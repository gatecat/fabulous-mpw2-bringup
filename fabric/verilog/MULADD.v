==> flow/design.v <==
module MULADD (A7, A6, A5, A4, A3, A2, A1, A0, B7, B6, B5, B4, B3, B2, B1, B0, C19, C18, C17, C16, C15, C14, C13, C12, C11, C10, C9, C8, C7, C6, C5, C4, C3, C2, C1, C0, Q19, Q18, Q17, Q16, Q15, Q14, Q13, Q12, Q11, Q10, Q9, Q8, Q7, Q6, Q5, Q4, Q3, Q2, Q1, Q0, clr, UserCLK, ConfigBits);
	parameter NoConfigBits = 6; 
	input A7; 
	input A6;
	input A5;
	input A4;
	input A3;
	input A2;
	input A1;
	input A0;
	input B7; 
	input B6;
	input B5;
	input B4;
	input B3;
	input B2;
	input B1;
	input B0;
	input C19; 
	input C18;
	input C17;
	input C16;
	input C15;
	input C14;
	input C13;
	input C12;
	input C11;
	input C10;
	input C9;
	input C8;
	input C7;
	input C6;
	input C5;
	input C4;
	input C3;
	input C2;
	input C1;
	input C0;
	output Q19; 
	output Q18;
	output Q17;
	output Q16;
	output Q15;
	output Q14;
	output Q13;
	output Q12;
	output Q11;
	output Q10;
	output Q9;
	output Q8;
	output Q7;
	output Q6;
	output Q5;
	output Q4;
	output Q3;
	output Q2;
	output Q1;
	output Q0;
	input clr;
	input UserCLK;  
	input [NoConfigBits-1:0] ConfigBits;
	wire [7:0] A;		 
	wire [7:0] B;		 
	wire [19:0] C;		 
	reg [7:0] A_reg;		 
	reg [7:0] B_reg;		 
	reg [19:0] C_reg;		 
	wire [7:0] OPA;		 
	wire [7:0] OPB;		 
	wire [19:0] OPC;		 
	reg [19:0] ACC ;		 
	wire [19:0] sum; 
	wire [19:0] sum_in; 
	wire [15:0] product;
	wire [19:0] product_extended;
	assign A = {A7,A6,A5,A4,A3,A2,A1,A0};
	assign B = {B7,B6,B5,B4,B3,B2,B1,B0};
	assign C = {C19,C18,C17,C16,C15,C14,C13,C12,C11,C10,C9,C8,C7,C6,C5,C4,C3,C2,C1,C0};
	assign OPA = ConfigBits[0] ? A_reg : A;
	assign OPB = ConfigBits[1] ? B_reg : B;
	assign OPC = ConfigBits[2] ? C_reg : C;
	assign sum_in = ConfigBits[3] ? ACC : OPC; 
	assign product = OPA * OPB;
	assign product_extended = ConfigBits[4] ? {product[15],product[15],product[15],product[15],product} : {4'b0000,product};
	assign sum = product_extended + sum_in;
	assign Q19	= ConfigBits[5] ? ACC[19] : sum[19];
	assign Q18	= ConfigBits[5] ? ACC[18] : sum[18];
	assign Q17	= ConfigBits[5] ? ACC[17] : sum[17];
	assign Q16	= ConfigBits[5] ? ACC[16] : sum[16];
	assign Q15	= ConfigBits[5] ? ACC[15] : sum[15];
	assign Q14	= ConfigBits[5] ? ACC[14] : sum[14];
	assign Q13	= ConfigBits[5] ? ACC[13] : sum[13];
	assign Q12	= ConfigBits[5] ? ACC[12] : sum[12];
	assign Q11	= ConfigBits[5] ? ACC[11] : sum[11];
	assign Q10	= ConfigBits[5] ? ACC[10] : sum[10];
	assign Q9	= ConfigBits[5] ? ACC[9] : sum[9];
	assign Q8	= ConfigBits[5] ? ACC[8] : sum[8];
	assign Q7	= ConfigBits[5] ? ACC[7] : sum[7];
	assign Q6	= ConfigBits[5] ? ACC[6] : sum[6];
	assign Q5	= ConfigBits[5] ? ACC[5] : sum[5];
	assign Q4	= ConfigBits[5] ? ACC[4] : sum[4];
	assign Q3	= ConfigBits[5] ? ACC[3] : sum[3];
	assign Q2	= ConfigBits[5] ? ACC[2] : sum[2];
	assign Q1	= ConfigBits[5] ? ACC[1] : sum[1];
	assign Q0	= ConfigBits[5] ? ACC[0] : sum[0];
	always @ (posedge UserCLK)
	begin
		A_reg <= A;
		B_reg <= B;
		C_reg <= C;
		if (clr == 1'b1) begin
			ACC <= 20'b00000000000000000000;
		end else begin
			ACC <= sum;
		end
	end
endmodule
### Reports on MULADD

Tool output for the design above, in the order of the flow.
Line numbers count from 1 in the design file above.
Operators carry their Yosys type and port widths (W data, S select, Z words).
Cell names lack the library's common part.
A cell with n/a has no value.

| design | value |
|---|---|
| top module | MULADD |
| clock port | UserCLK |
| standard-cell library | sky130hd |
| timing corner | tt_025C_1v80 |

### Elaborated design

Source: Yosys, flattened and elaborated, memories not mapped. Widths are those after wreduce; folded enables and synchronous resets count as part of the registers. Registers that Yosys merges into a memory's read port (data or address) are not register bits. Print and check cells do not count. Equal cells are merged and count once.

| operators by class | value |
|---|---|
| $add $sub $neg | 1 |
| multiply operators | 1 |
| mux-type cells | 25 |

Operator list:

| cell | count |
|---|---|
| $mul A8 B8 Y16 | 1 |
| $mux W20 | 3 |
| $add A20 B20 Y20 | 1 |
| $mux W1 | 20 |
| $mux W8 | 2 |

| storage and ports | value |
|---|---|
| register bits after elaboration | 56 |
| input port bits | 44 |
| output and inout bits | 20 |
| word-level cells | 31 |

### Depth

Longest topological path by Yosys (ltp), each cell counted once; first at word level (registers and memories cut), then after technology mapping (sequential cells cut; the memories' decode and read muxes count).

| logic depth | value |
|---|---|
| depth after elaboration | 5 |
| ABC_AREA | 1 |
| gate-level depth with buffers | 32 |
| mapped depth without buffers | 32 |

### After synthesis

Source: synth_stat.txt of the flow (Yosys; design flattened, memories mapped). It holds for the ABC_AREA given above (unset counts as 0); a run with the other value may have another netlist.

Cell types:

| cell | count | area in all (um2) |
|---|---|---|
| dfxtp_1 | 56 | 1.12E+03 |
| fa_1 | 37 | 740.71 |
| ha_1 | 55 | 688.16 |
| nor2_1 | 108 | 405.389 |
| nand2_1 | 103 | 386.621 |
| a21oi_1 | 60 | 300.288 |
| inv_1 | 80 | 300.288 |
| xnor2_1 | 17 | 148.893 |
| o21ai_0 | 23 | 115.11 |
| mux2i_1 | 10 | 100.096 |
| xor2_1 | 11 | 96.342 |
| nand3_1 | 19 | 95.091 |
| o21ai_1 | 17 | 85.082 |
| or2_2 | 13 | 81.328 |
| nand3_2 | 4 | 40.038 |
| clkbuf_1 | 9 | 33.782 |
| buf_2 | 5 | 25.024 |
| nand2_2 | 3 | 18.768 |

Not listed: further types 18, cells in them 28.

| synthesis totals | value |
|---|---|
| cell count | 658 |
| synthesis area | 4967.3 um2 |
| sequential area | 1121.1 um2 |
| flip-flop cells | 56 |
| buffers | 16 |

### Worst setup path after synthesis

Path of least setup slack by OpenSTA after synthesis, without wires, with an ideal clock, recovery checks aside; 20% of the period is set as input and as output delay. Where synthesis merged equal registers, the netlist keeps one of their names.

| path post-synthesis | value |
|---|---|
| kind | input port to output port |
| start | input ConfigBits[0] |
| end | output Q19 |
| clock period | 19400 ps |
| external input delay | 3880 ps |
| output delay | 3880 ps |
| launch time at the first pin | 3880 ps |
| data arrival time | 9377 ps |
| required time | 15520 ps |
| path slack | 6143 ps |
| delay of the path | 5497 ps |
| stages on the path | 28 |
| buffers on the path | 1 |
| period reached after synthesis | 13257 ps |

"delay of the path" is the arrival time less input delay plus setup time.
A path that ends at an output port has no setup time.
"stages on the path": output pins that drive a net of the path, with the launching flip-flop's if there is one; two outputs of one cell count as two.
"period reached after synthesis" = period - worst setup slack (recovery checks aside). The figure is calculated, with input and output delays left at 20% of the set period.
The rows between start and end are the longest chain of elaborated cells between them; the timing report does not say that the signal goes this way. Where chains are equally long, one stands for them.
A line is the first line of the expression or statement that the cell stems from. Yosys adds cells for indexed reads and writes and turns some case tables into memories.

| on the way, post-synthesis | value |
|---|---|
| cell sequence | buf_2 -> mux2i_1 -> or2_2 -> fa_1 -> fa_1 -> inv_1 -> fa_1 -> inv_1 -> fa_1 -> inv_1 -> ha_1 -> inv_1 -> nor3_1 -> a21oi_1 -> o21ai_1 -> nand2_1 -> a21oi_1 -> nor2_1 -> xnor2_1 -> ha_1 -> nand2_1 -> nor4_1 -> o21ai_0 -> nand3_1 -> nand3_2 -> nand3_1 -> nand3_1 -> nand2_1 |
| length of the longest elaborated chain | 5 |
| elaborated cells on any way between the ends | 5 |
| source lines of those cells | 5 |
| those cells by class | add/sub: 1; mul: 1; mux: 3 |

Ends and longest elaborated chain, post-synthesis:

| element | RTL line | source |
|---|---|---|
| from (decl) | 61 | `input [NoConfigBits-1:0] ConfigBits;` |
| $mux W8 | 79 | `assign OPA = ConfigBits[0] ? A_reg : A;` |
| $mul A8 B8 Y16 | 83 |  |
| $mux W20 | 84 |  |
| $add A20 B20 Y20 | 85 |  |
| $mux W1 | 86 | `assign Q19 = ConfigBits[5] ? ACC[19] : sum[19];` |
| to (decl) | 39 | `output Q19;` |

### Timing after layout

Path of least setup slack in the final report of stored run 1 (OpenROAD, finished layout, wires in). Where an end is a register, its clock arrival counts in the times.
The report prints the path's times to 10 ps; the period is as set.

| path after layout | value |
|---|---|
| kind | input port to output port |
| start | input ConfigBits[0] |
| end | output Q19 |
| clock period | 11600 ps |
| external input delay | 2320 ps |
| output delay | 2320 ps |
| launch time at the first pin | 2320 ps |
| data arrival time | 9030 ps |
| required time | 9280 ps |
| path slack | 250 ps |
| stages on the path | 31 |
| buffers on the path | 4 |

The rows between start and end are the longest chain of elaborated cells between them; the timing report does not say that the signal goes this way. Where chains are equally long, one stands for them.

| on the way, after layout | value |
|---|---|
| cell sequence | clkdlybuf4s50_1 -> buf_6 -> mux2i_1 -> buf_4 -> or2_2 -> fa_1 -> fa_1 -> inv_1 -> fa_1 -> inv_1 -> fa_1 -> inv_1 -> ha_1 -> inv_1 -> nor3_2 -> a21oi_1 -> o21ai_2 -> nand2_1 -> a21oi_1 -> nor2_1 -> xnor2_1 -> ha_1 -> nand2_1 -> nor4_1 -> o21ai_0 -> nand3_1 -> nand3_2 -> nand3_1 -> nand3_1 -> nand2_1 -> clkdlybuf4s50_1 |
| length of the longest elaborated chain | 5 |
| elaborated cells on any way between the ends | 5 |
| source lines of those cells | 5 |
| those cells by class | add/sub: 1; mul: 1; mux: 3 |

Ends and longest elaborated chain, after layout:

| element | RTL line | source |
|---|---|---|
| from (decl) | 61 | `input [NoConfigBits-1:0] ConfigBits;` |
| $mux W8 | 79 | `assign OPA = ConfigBits[0] ? A_reg : A;` |
| $mul A8 B8 Y16 | 83 |  |
| $mux W20 | 84 |  |
| $add A20 B20 Y20 | 85 |  |
| $mux W1 | 86 | `assign Q19 = ConfigBits[5] ? ACC[19] : sum[19];` |
| to (decl) | 39 | `output Q19;` |

Wiki page: MULADD / flow data

Design MULADD on sky130hd. What follows are 2 stored runs of the flow, each under its own settings; their order means nothing. The constraints put input and output delay at 20% of the set period each and load the outputs with 0.01 pF.
By "achieved period" is meant the clock period of the run minus its worst setup slack. This is arithmetic on one report: input and output delays are still those of the set period (20% each).
"time used up by the worst setup path" is the time allowed to the run's worst setup path (the clock period less input and output delay, where it has them) less its slack. Clock arrival times count: a late capture clock shortens it, a late launch clock lengthens it.
"time used up by the worst setup path" is given in steps of 10 ps.

#### Stored run 1

| setting | value |
|---|---|
| period_ns | `11.6` |
| CORE_UTILIZATION | `15` |
| SETUP_SLACK_MARGIN | `-0.04` |
| PLACE_DENSITY_LB_ADDON | `0.01` |
| CORE_ASPECT_RATIO | `1.04` |
| CELL_PAD_IN_SITES_DETAIL_PLACEMENT | `2` |
| TNS_END_PERCENT | `60` |
| ABC_AREA | `1` |
| CTS_CLUSTER_DIAMETER | `400` |
| SLEW_MARGIN | `5` |
| MAX_ROUTING_LAYER | `met4` |
| CAP_MARGIN | `20` |
| CORE_MARGIN | `2` |

| result | value |
|---|---|
| worst setup slack after layout | 248 ps |
| post-synthesis cell area | 4967.3 um2 |
| time used up by the worst setup path | 6710 ps |
| worst setup path type | input port to output port |
| achieved period | 11352 ps |
| area of the standard cells in the finished layout | 6555.0 um2 |
| total negative setup slack | 0 ps |
| die outline area | 34587.0 um2 |
| smallest hold slack | 823 ps |
| final design utilization | 20.2 % |

#### Stored run 2

| setting | value |
|---|---|
| period_ns | `8.84` |
| CORE_UTILIZATION | `46` |
| SETUP_SLACK_MARGIN | `0.47` |
| PLACE_DENSITY | `0.35` |
| CORE_MARGIN | `9` |
| CELL_PAD_IN_SITES_GLOBAL_PLACEMENT | `0` |
| CELL_PAD_IN_SITES_DETAIL_PLACEMENT | `2` |
| GPL_ROUTABILITY_DRIVEN | `0` |
| MIN_ROUTING_LAYER | `met1` |
| CAP_MARGIN | `20` |
| SLEW_MARGIN | `20` |

Unfinished; error DPL-0033 in placement.
