==> flow/design.v <==
module RegFile_32x4 (D0, D1, D2, D3, W_ADR0, W_ADR1, W_ADR2, W_ADR3, W_ADR4, W_en, AD0, AD1, AD2, AD3, A_ADR0, A_ADR1, A_ADR2, A_ADR3, A_ADR4, BD0, BD1, BD2, BD3, B_ADR0, B_ADR1, B_ADR2, B_ADR3, B_ADR4, UserCLK, ConfigBits);
	parameter NoConfigBits = 2; 
	input D0;  
	input D1;
	input D2;
	input D3;
	input W_ADR0;
	input W_ADR1;
	input W_ADR2;
	input W_ADR3;
	input W_ADR4;
	input W_en;
	output AD0; 
	output AD1;
	output AD2;
	output AD3;
	input A_ADR0;
	input A_ADR1;
	input A_ADR2;
	input A_ADR3;
	input A_ADR4;
	output BD0; 
	output BD1;
	output BD2;
	output BD3;
	input B_ADR0;
	input B_ADR1;
	input B_ADR2;
	input B_ADR3;
	input B_ADR4;
	input UserCLK; 
	input [NoConfigBits-1:0] ConfigBits;
	reg [3:0] mem [31:0];
	wire [4:0] W_ADR; 
	wire [4:0] A_ADR; 
	wire [4:0] B_ADR; 
	wire [3:0] D;		 
	wire [3:0] AD;		 
	wire [3:0] BD;		 
	reg [3:0] AD_reg;		 
	reg [3:0] BD_reg;		 
	integer i;
	assign W_ADR = {W_ADR4,W_ADR3,W_ADR2,W_ADR1,W_ADR0};
	assign A_ADR = {A_ADR4,A_ADR3,A_ADR2,A_ADR1,A_ADR0};
	assign B_ADR = {B_ADR4,B_ADR3,B_ADR2,B_ADR1,B_ADR0};
	assign D = {D3,D2,D1,D0};
	initial begin
		for (i=0; i<32; i=i+1) begin
			mem[i] = 4'b0000;
		end
	end
	always @ (posedge UserCLK) begin : P_write
		if (W_en == 1'b1) begin
			mem[W_ADR] <= D ;
		end
	end
	assign AD = mem[A_ADR];
	assign BD = mem[B_ADR];
    always @ (posedge UserCLK) begin
        AD_reg <= AD;
		BD_reg <= BD;
    end
	assign AD0 = ConfigBits[0] ? AD_reg[0] : AD[0];
	assign AD1 = ConfigBits[0] ? AD_reg[1] : AD[1];
	assign AD2 = ConfigBits[0] ? AD_reg[2] : AD[2];
	assign AD3 = ConfigBits[0] ? AD_reg[3] : AD[3];
	assign BD0 = ConfigBits[1] ? BD_reg[0] : BD[0];
	assign BD1 = ConfigBits[1] ? BD_reg[1] : BD[1];
	assign BD2 = ConfigBits[1] ? BD_reg[2] : BD[2];
	assign BD3 = ConfigBits[1] ? BD_reg[3] : BD[3];
endmodule
Reports on RegFile_32x4 --
The steps from the RTL of RegFile_32x4 to its reports follow in flow order. Lines are those of the file above, counted from 1. Operators: Yosys type, input widths -> output width; for muxes data width and select width s. Cell names lack the library's common part. The mark - stands for no value.
Set-up: top RegFile_32x4, clock UserCLK, library sky130hd, timing corner tt_025C_1v80

Elaborated design --
Counts by Yosys on the flattened word-level netlist (proc, flatten, opt, wreduce; memories kept). Register bits leave out memories and registers merged into their read ports (data or address); mux counts leave out enables and synchronous resets folded into registers. Print and check cells are left out. Cells with the same type and inputs are merged into one. Memory sizes are those after Yosys's memory passes, which may raise the word count (mostly to a power of two), join words into wider ones and drop unused or constant bits.
Storage and ports: register bits 8, latch bits 0, bits in writable memories 128, bits in read-only memories 0, clocked read ports x word width 0, memory cells 1, bits of input ports 23, output and inout port bits 8, word-level cells 14
Operators by class: add/subtract/negate cells 0, multiply operators 0, divide/modulo/power cells 0, $lt $le $gt $ge 0, equal/unequal tests 0, shift-type cells 0, muxes and demuxes 11, bitwise logic cells 0, reductions and logical operators 0
Memory list:
- mem | depth 32, width 4, rd ports 2, write ports 1, line 33 | reg [3:0] mem [31:0];
Operators with widths (count):
- $mux 1 | 9
- $mux 5 | 1
- $mux 4 | 1

Logic depth --
Longest topological path by Yosys (ltp), each cell counted once; first at word level (registers and memories cut), then after technology mapping (sequential cells cut; the memories' decode and read muxes count).
Logic depth: word-level depth 1, ABC_AREA 0, mapped depth 7, mapped depth without buffers 5

After synthesis --
The flow's flattened synthesis, as Yosys stat reports it; memories are mapped. The netlist is that of the ABC_AREA named above (0 if unset); the other value can give another one. Totals and module areas in this step are rounded.
Cell types:
- edfxtp_1 | count 128, area in all 3.84E+03 µm²
- mux2i_1 | count 128, area in all 1.28E+03 µm²
- a22oi_1 | count 64, area in all 480.461 µm²
- a21oi_1 | count 32, area in all 160.154 µm²
- dfxtp_1 | count 8, area in all 160.154 µm²
- nor2_1 | count 35, area in all 131.376 µm²
- buf_6 | count 10, area in all 112.608 µm²
- nor4_2 | count 8, area in all 100.096 µm²
- mux2_2 | count 8, area in all 90.086 µm²
- buf_12 | count 4, area in all 80.077 µm²
- buf_2 | count 12, area in all 60.058 µm²
- nand3b_1 | count 5, area in all 37.536 µm²
- buf_8 | count 2, area in all 30.029 µm²
- or3b_2 | count 3, area in all 26.275 µm²
- nand2b_1 | count 4, area in all 25.024 µm²
- nor2b_1 | count 4, area in all 25.024 µm²
- and2_4 | count 2, area in all 17.517 µm²
- or2_2 | count 2, area in all 12.512 µm²
Not listed: further types 4, cells in them 7.
Synthesis totals: standard cells after synthesis 466, mapped area 6710 µm², area of sequential cells 4000 µm², mapped flip-flops 136, buffer cells 29

Worst setup path after synthesis --
Source: OpenSTA report_checks on the synthesized netlist (no wires, ideal clock, input and output delay 20% of the period each), path of least setup slack; recovery checks are left aside. Register names are those of the netlist, which keeps one name where synthesis merged equal registers.
Timing after synthesis: path kind input-to-output, from input port B_ADR0, to output port BD2, clock period 2.55 ns, input delay 0.510 ns, external output delay 0.510 ns, time at the first pin 0.510 ns, data arrival time 1.651 ns, data required time 2.040 ns, setup slack 0.389 ns, path delay 1.141 ns, driving pins on the path 7, buffers on the path 2, synthesis period reached 2.161 ns
"path delay" = arrival - input delay + setup time. A path that ends at an output port has no setup time. "driving pins on the path" counts driving pins, that of a launching flip-flop among them; a cell with two outputs on the path counts twice. "synthesis period reached" is the clock period less the worst setup slack; recovery checks do not enter. This is arithmetic on one report: input and output delays are still those of the set period (20% each). Between the ends stands the longest chain of elaborated cells between them, by number of cells; it is not shown to be the way that was timed. Of several equally long chains one is given. Each line given opens the expression or statement behind the cell; cells for indexed reads and writes are added by Yosys, which also makes memories of some case tables. A memory read counts as a cell of the chain, while the word-level depth stops at memories.
Between the ends, after synthesis: cells stage by stage and2_4 buf_6 buf_2 a22oi_1 a21oi_1 nor4_2 mux2_2, cells in the longest elaborated chain 2, elaborated cells on any way between the ends 2, source lines of those cells 2, classes of those cells mux (1); memory (1)
Ends and longest elaborated chain, after synthesis:
- from (decl) | line 26 | input B_ADR0;
- $mem_v2 32x4 | line 33 | reg [3:0] mem [31:0];
- $mux 1 | line 69 | assign BD2 = ConfigBits[1] ? BD_reg[2] : BD[2];
- to (decl) | line 24 | output BD2;
Nets of the timed path that keep an RTL name, with a line that drives or declares them; the list need not be complete.
Named nets, after synthesis:
- BD[2] | line 58 | assign BD = mem[B_ADR];

Timing after layout --
Path of least setup slack in the final report of run 1 (OpenROAD, finished layout, wires in). Where an end is a register, its clock arrival counts in the times.
Timing after layout: path kind input-to-output, from input port B_ADR2, to output port BD2, clock period 1.93 ns, input delay 0.39 ns, external output delay 0.39 ns, time at the first pin 0.39 ns, data arrival time 1.93 ns, data required time 1.54 ns, setup slack -0.39 ns, driving pins on the path 8, buffers on the path 3
Between the ends stands the longest chain of elaborated cells between them, by number of cells; it is not shown to be the way that was timed. Of several equally long chains one is given. A memory read counts as a cell of the chain, while the word-level depth stops at memories.
Between the ends, after layout: cells stage by stage buf_6 nor2_4 buf_6 a22oi_2 a21oi_2 nor4_4 mux2_4 buf_6, cells in the longest elaborated chain 2, elaborated cells on any way between the ends 2, source lines of those cells 2, classes of those cells mux (1); memory (1)
Ends and longest elaborated chain, after layout:
- from (decl) | line 28 | input B_ADR2;
- $mem_v2 32x4 | line 33 | reg [3:0] mem [31:0];
- $mux 1 | line 69 | assign BD2 = ConfigBits[1] ? BD_reg[2] : BD[2];
- to (decl) | line 24 | output BD2;
Nets of the timed path that keep an RTL name, with a line that drives or declares them; the list need not be complete.
Named nets, after layout:
- BD[2] | line 58 | assign BD = mem[B_ADR];

==> runs of RegFile_32x4 <==
Record of 2 stored runs of the RTL-to-layout flow on RegFile_32x4, platform sky130hd. The runs are unordered. Constraints: input delay and output delay 20% of the set period each, output load 0.01 pF.
"achieved clock period" = clock period - worst setup slack. The figure is calculated, with input and output delays left at 20% of the set period.
"worst path time" means the part of the period allowed to the worst setup path (the constraints hold back 20% at inputs and 20% at outputs) less its slack; where the path has registers, the arrival times of their clocks count too.
"total power after layout" rests on the timing tool's default activity at the inputs, not on a simulated workload.
Results are given in rounded form.

[run 1] flow files
==> flow/run.sh <==
#!/bin/bash
# the make line also repeats the synthesis and layout settings of config.mk as NAME=value (left out here)
make -C /OpenROAD-flow-scripts/flow DESIGN_CONFIG=/design/flow/config.mk WORK_HOME=/design/flow/orfs CLKGATE_MAP_FILE= finish
==> flow/config.mk <==
export PLATFORM = sky130hd
export DESIGN_NAME = RegFile_32x4
export DESIGN_NICKNAME = RegFile_32x4
export VERILOG_FILES = /design/flow/design.v
export SDC_FILE = /design/flow/constraint.sdc
export NUM_CORES = 4
export LEC_CHECK = 0
export CAP_MARGIN = 25
export CORE_MARGIN = 2
export CORE_UTILIZATION = 51
export CTS_CLUSTER_SIZE = 19
export GPL_TIMING_DRIVEN = 0
export MAX_ROUTING_LAYER = met4
export PLACE_DENSITY = 0.44
export SETUP_SLACK_MARGIN = 0.31
export SLEW_MARGIN = 20
export TNS_END_PERCENT = 95
==> flow/constraint.sdc <==
create_clock -name core_clock -period 1.93 [get_ports {UserCLK}]
set_input_delay 0.3860 -clock core_clock [delete_from_list [all_inputs] [get_ports {UserCLK}]]
set_output_delay 0.3860 -clock core_clock [all_outputs]
set_load 0.01 [all_outputs]

[run 1] result: worst hold slack after layout 0.538 ns; setup total negative slack -2.86 ns; achieved clock period 2.319 ns; total power after layout 7250 µW; setup slack of the critical path -0.389 ns; area of the synthesized netlist 6710 µm²; utilization in the final report 0.698; worst path time 1.55 ns; class of the worst setup path input-to-output; overall die area 14100 µm²; standard-cell area after routing 8880 µm²

[run 2] flow files
==> flow/run.sh <==
#!/bin/bash
# the make line also repeats the synthesis and layout settings of config.mk as NAME=value (left out here)
make -C /OpenROAD-flow-scripts/flow DESIGN_CONFIG=/design/flow/config.mk WORK_HOME=/design/flow/orfs CLKGATE_MAP_FILE= finish
==> flow/config.mk <==
export PLATFORM = sky130hd
export DESIGN_NAME = RegFile_32x4
export DESIGN_NICKNAME = RegFile_32x4
export VERILOG_FILES = /design/flow/design.v
export SDC_FILE = /design/flow/constraint.sdc
export NUM_CORES = 4
export LEC_CHECK = 0
export CAP_MARGIN = 20
export CORE_ASPECT_RATIO = 1.32
export CORE_MARGIN = 10
export CORE_UTILIZATION = 21
export CTS_CLUSTER_DIAMETER = 113
export CTS_CLUSTER_SIZE = 100
export GPL_ROUTABILITY_DRIVEN = 1
export MAX_ROUTING_LAYER = met4
export MIN_ROUTING_LAYER = met1
export SLEW_MARGIN = 20
export TNS_END_PERCENT = 20
==> flow/constraint.sdc <==
create_clock -name core_clock -period 1.81 [get_ports {UserCLK}]
set_input_delay 0.3620 -clock core_clock [delete_from_list [all_inputs] [get_ports {UserCLK}]]
set_output_delay 0.3620 -clock core_clock [all_outputs]
set_load 0.01 [all_outputs]

[run 2] result: worst hold slack after layout 0.738 ns; setup total negative slack -4.10 ns; achieved clock period 2.365 ns; total power after layout 7830 µW; setup slack of the critical path -0.555 ns; area of the synthesized netlist 6710 µm²; utilization in the final report 0.295; worst path time 1.64 ns; class of the worst setup path input-to-output; overall die area 39500 µm²; standard-cell area after routing 9340 µm²
